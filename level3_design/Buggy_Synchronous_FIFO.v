==> flow/design.v <==
`timescale 1ns / 1ps
module Buggy_Synchronous_FIFO( clk, rst, buf_in, buf_out, wr_en, rd_en, buf_empty, buf_full, fifo_counter );
input                 rst, clk, wr_en, rd_en;   
input [7:0]           buf_in;                   
output[7:0]           buf_out;                  
output                buf_empty, buf_full;      
output[3 :0] fifo_counter;             
reg[7:0]              buf_out;
reg                   buf_empty, buf_full;
reg[3 :0]    fifo_counter;
reg[3 -1:0]  rd_ptr, wr_ptr;           
reg[7:0]              buf_mem[( 1<<3 ) -1 : 0];  
always @(fifo_counter)
begin
   buf_empty = (fifo_counter==0);   
   buf_full = (fifo_counter == ( 1<<3 ));  
end
always @(posedge clk or posedge rst)
begin
   if( rst )
       fifo_counter <= 0;	
   else if( (!buf_full && wr_en) && ( !buf_empty && rd_en ) )  
       fifo_counter <= fifo_counter;			
   else if( !buf_full && wr_en )			
       fifo_counter <= fifo_counter + 1;
   else if( !buf_empty && rd_en )		
       fifo_counter <= fifo_counter - 1;
   else
       fifo_counter <= fifo_counter;			
end
always @( posedge clk or posedge rst)
begin
   if( rst )
      buf_out <= 0;		
   else
   begin
      if( rd_en && !buf_empty )
         buf_out <= buf_mem[rd_ptr];
      else
         buf_out <= buf_out;		
   end
end
always @(posedge clk)
begin
   if( wr_en && !buf_full )
      buf_mem[ wr_ptr ] <= buf_in;		
   else
      buf_mem[ wr_ptr ] <= buf_mem[ wr_ptr ];
end
always@(posedge clk or posedge rst)
begin
   if( rst )
   begin
      wr_ptr <= 0;
      rd_ptr <= 0;		
   end
   else
   begin
      if( !buf_full && wr_en )    
			wr_ptr <= wr_ptr + 1;		
      else  
			wr_ptr <= wr_ptr;
      if( !buf_empty && rd_en )   
			rd_ptr <= rd_ptr - 1;		             
      else 
			rd_ptr <= rd_ptr;
   end
end
endmodule
# Step by step through the tools: Buggy_Synchronous_FIFO
# The steps from the RTL of Buggy_Synchronous_FIFO to its reports follow in flow order.
# Line numbers count from 1 in the design file above.
# Operators carry their Yosys type and port widths (W data, S select, Z words).
# Cell names lack the library's common part.
# Not given: n/a
# inputs
top	Buggy_Synchronous_FIFO
clock	clk
lib	sky130hd
corner	tt_025C_1v80

# Word-level counts
# Yosys after proc, flatten, opt, wreduce and memory -nomap, before mapping. Memory bits, and registers merged into a memory's read port (data or address), are not among the register bits. Print and check cells are not counted. Equal cells are merged and count once.
# Yosys's memory passes give these memory sizes; they may raise the number of words (mostly to a power of two), join words into wider ones and drop unused or constant bits.
# word_totals
reg_bits	10
mem_count	1
elab_cells	28
clocked_rd_ports_x_width	8
ramBits	64
inputBits	12
output_inout_bits	14
# mem_list
name	size	word_bits	read_ports	write_ports	line	text
buf_mem	8	8	1	1	12	reg[7:0]              buf_mem[( 1<<3 ) -1 : 0];
# op_classes
add_sub_neg	4
equal	2
muxes	7
n_reduce_logical	9
logic	2
# ops
cell	n
$mux W8	3
$mux W4	2
$reduce_and A2 Y1	2
$add A4 B1 Y4 const B	1
$sub A4 B1 Y4 const B	1
$eq A4 B4 Y1 const B	1
$logic_not A4 Y1	1
$logic_and A1 B1 Y1	3
$add A3 B1 Y3 const B	1
$sub A3 B1 Y3 const B	1
$logic_not A1 Y1	2
$reduce_bool A2 Y1	1
$mux W1	2
$ne A1 B1 Y1 const B	1
$or A1 B1 Y1	1
$not A1 Y1	1

# Logic depth
# Yosys ltp: most cells in a row. Word level: on the elaborated netlist, between registers, memories and ports. Mapped: between sequential cells and ports; inverters and the memories' decode and read muxes count.
# logic_depth
depth_word	6
ABC_AREA	0
ltp_mapped	8

# Mapped cells and area
# The flow's flattened synthesis, as Yosys stat reports it; memories are mapped. The netlist is that of the ABC_AREA named above (0 if unset); the other value can give another one.
# mapped
ff_cells	82
mapped_cells	207
yosys_area_um2	3319.4
buf_cells	7
# types
cell_type	n	type_area_um2
edfxtp_1	64	1.92E+03
dfrtp_1	18	450.432
mux2_2	16	180.173
mux2i_1	17	170.163
a221o_1	8	80.077
nand2_1	17	63.811
xnor2_1	6	52.55
ha_1	4	50.048
o22ai_1	8	50.048
o21ai_0	9	45.043
nor3_1	5	25.024
fa_1	1	20.019
nand2b_1	3	18.768
nor2_1	5	18.768
a21oi_1	3	15.014
buf_2	3	15.014
buf_4	2	15.014
inv_1	4	15.014
# Other cell types: 13; their cells: 14.

# Worst setup path after synthesis
# OpenSTA on the mapped netlist: ideal clock, no wires. The path of least setup slack (recovery checks aside). Input and output delay are each 20% of the period. Register names are those of the netlist, which keeps one name where synthesis merged equal registers.
# synth_timing
path_kind	flip-flop to flip-flop
from	reg fifo_counter[0]
to	reg fifo_counter[3]
delay_ns	2.438
setup_slack_ns	0.012
period_ns	2.45
stages	9
n_path_buf	0
setup_ns	0.080
t_arrival_ns	2.358
synth_period_reached_ns	2.438
# "delay_ns" = arrival - input delay + setup time.
# "stages" counts driving pins, that of a launching flip-flop among them; a cell with two outputs on the path counts twice.
# "synth_period_reached_ns" is the clock period less the worst setup slack; recovery checks do not enter. This is arithmetic on one report: input and output delays are still those of the set period (20% each).
# Between the ends stands the longest chain of elaborated cells between them, by number of cells; it is not shown to be the way that was timed. Of several equally long chains one is given.
# Each line given opens the expression or statement behind the cell; cells for indexed reads and writes are added by Yosys, which also makes memories of some case tables.
# A register here has more assigning lines than the two given.
# synth_via
cell_sequence	dfrtp_1 or4b_4 and2_2 clkinv_1 ha_1 a21o_2 a21oi_1 mux2i_1 xnor2_1
elab_chain_cells	6
cells_between	14
# synth_lines
element	line	text
from (decl)	7	output[3 :0] fifo_counter;
from (assign)	23	fifo_counter <= fifo_counter;
from (assign)	25	fifo_counter <= fifo_counter + 1;
$eq A4 B4 Y1	16	buf_full = (fifo_counter == ( 1<<3 ));
$logic_not A1 Y1	22	else if( (!buf_full && wr_en) && ( !buf_empty && rd_en ) )
$logic_and A1 B1 Y1 (2 in a row)	22
$not A1 Y1	n/a
$reduce_and A2 Y1	n/a
to (assign)	23
to (assign)	25
to (decl)	7

# Path in the finished layout
# From the final timing report of stored run 1: the path of least setup slack in the routed layout; clock arrival at registers is part of the times.
# layout_timing
path_kind	flip-flop to flip-flop
from	reg fifo_counter[0]
to	reg fifo_counter[3]
period_ns	3.19
setup_slack_ns	0.85
setup_ns	0.07
n_path_buf	0
stages	9
t_arrival_ns	2.61
# Between the ends stands the longest chain of elaborated cells between them, by number of cells; it is not shown to be the way that was timed. Of several equally long chains one is given.
# A register here has more assigning lines than the two given.
# layout_via
cell_sequence	dfrtp_2 or4b_4 and2_4 inv_4 ha_1 a21o_2 a21oi_2 mux2i_1 xnor2_1
elab_chain_cells	6
cells_between	14
# layout_lines
element	line	text
from (decl)	7	output[3 :0] fifo_counter;
from (assign)	23	fifo_counter <= fifo_counter;
from (assign)	25	fifo_counter <= fifo_counter + 1;
$eq A4 B4 Y1	16	buf_full = (fifo_counter == ( 1<<3 ));
$logic_not A1 Y1	22	else if( (!buf_full && wr_en) && ( !buf_empty && rd_en ) )
$logic_and A1 B1 Y1 (2 in a row)	22
$not A1 Y1	n/a
$reduce_and A2 Y1	n/a
to (assign)	23
to (assign)	25
to (decl)	7

# Settings and measured results of 2 stored flow runs for module Buggy_Synchronous_FIFO (sky130hd), not sorted in any way. The constraints put input and output delay at 20% of the set period each and load the outputs with 0.01 pF.
# "achieved_clock_period_ns" means the clock period less the worst setup slack. The figure is calculated, with input and output delays left at 20% of the set period.
# "worst_path_ns" = time allowed to the worst setup path (clock period - input delay - output delay, where it has them) - its slack; a late launch clock adds to it, a late capture clock takes from it.
# "totalPower_uw" is the tool's figure for a default switching activity; nothing was simulated.
# Among the settings, . means not set for that run.
run name	period_ns	CORE_UTILIZATION	SETUP_SLACK_MARGIN	PLACE_DENSITY	CORE_ASPECT_RATIO	CELL_PAD_IN_SITES_GLOBAL_PLACEMENT	TNS_END_PERCENT	CTS_CLUSTER_SIZE	CTS_CLUSTER_DIAMETER	CAP_MARGIN	SLEW_MARGIN	MAX_ROUTING_LAYER	CORE_MARGIN	ys_area_um2	total_die_area_um2	post_route_util_pct	worst_setup_slack_ns	setup_tns_ns	worst_hold_slack_ns	totalPower_uw	achieved_clock_period_ns	worst_path_ns	critical_path_kind
stored run 1	3.19	40	0.79	0.6	0.54	3	20	61	389	10	20	met4	2	3319.4	9077.8	51.1	0.848	0.000	0.485	3908	2.342	2.34	flip-flop to flip-flop
stored run 2	2.64	55	.	.	.	.	.	.	.	20	20	.	2	3319.4	6672.4	67.3	0.187	0.000	0.482	4273	2.453	1.93	flip-flop to output port
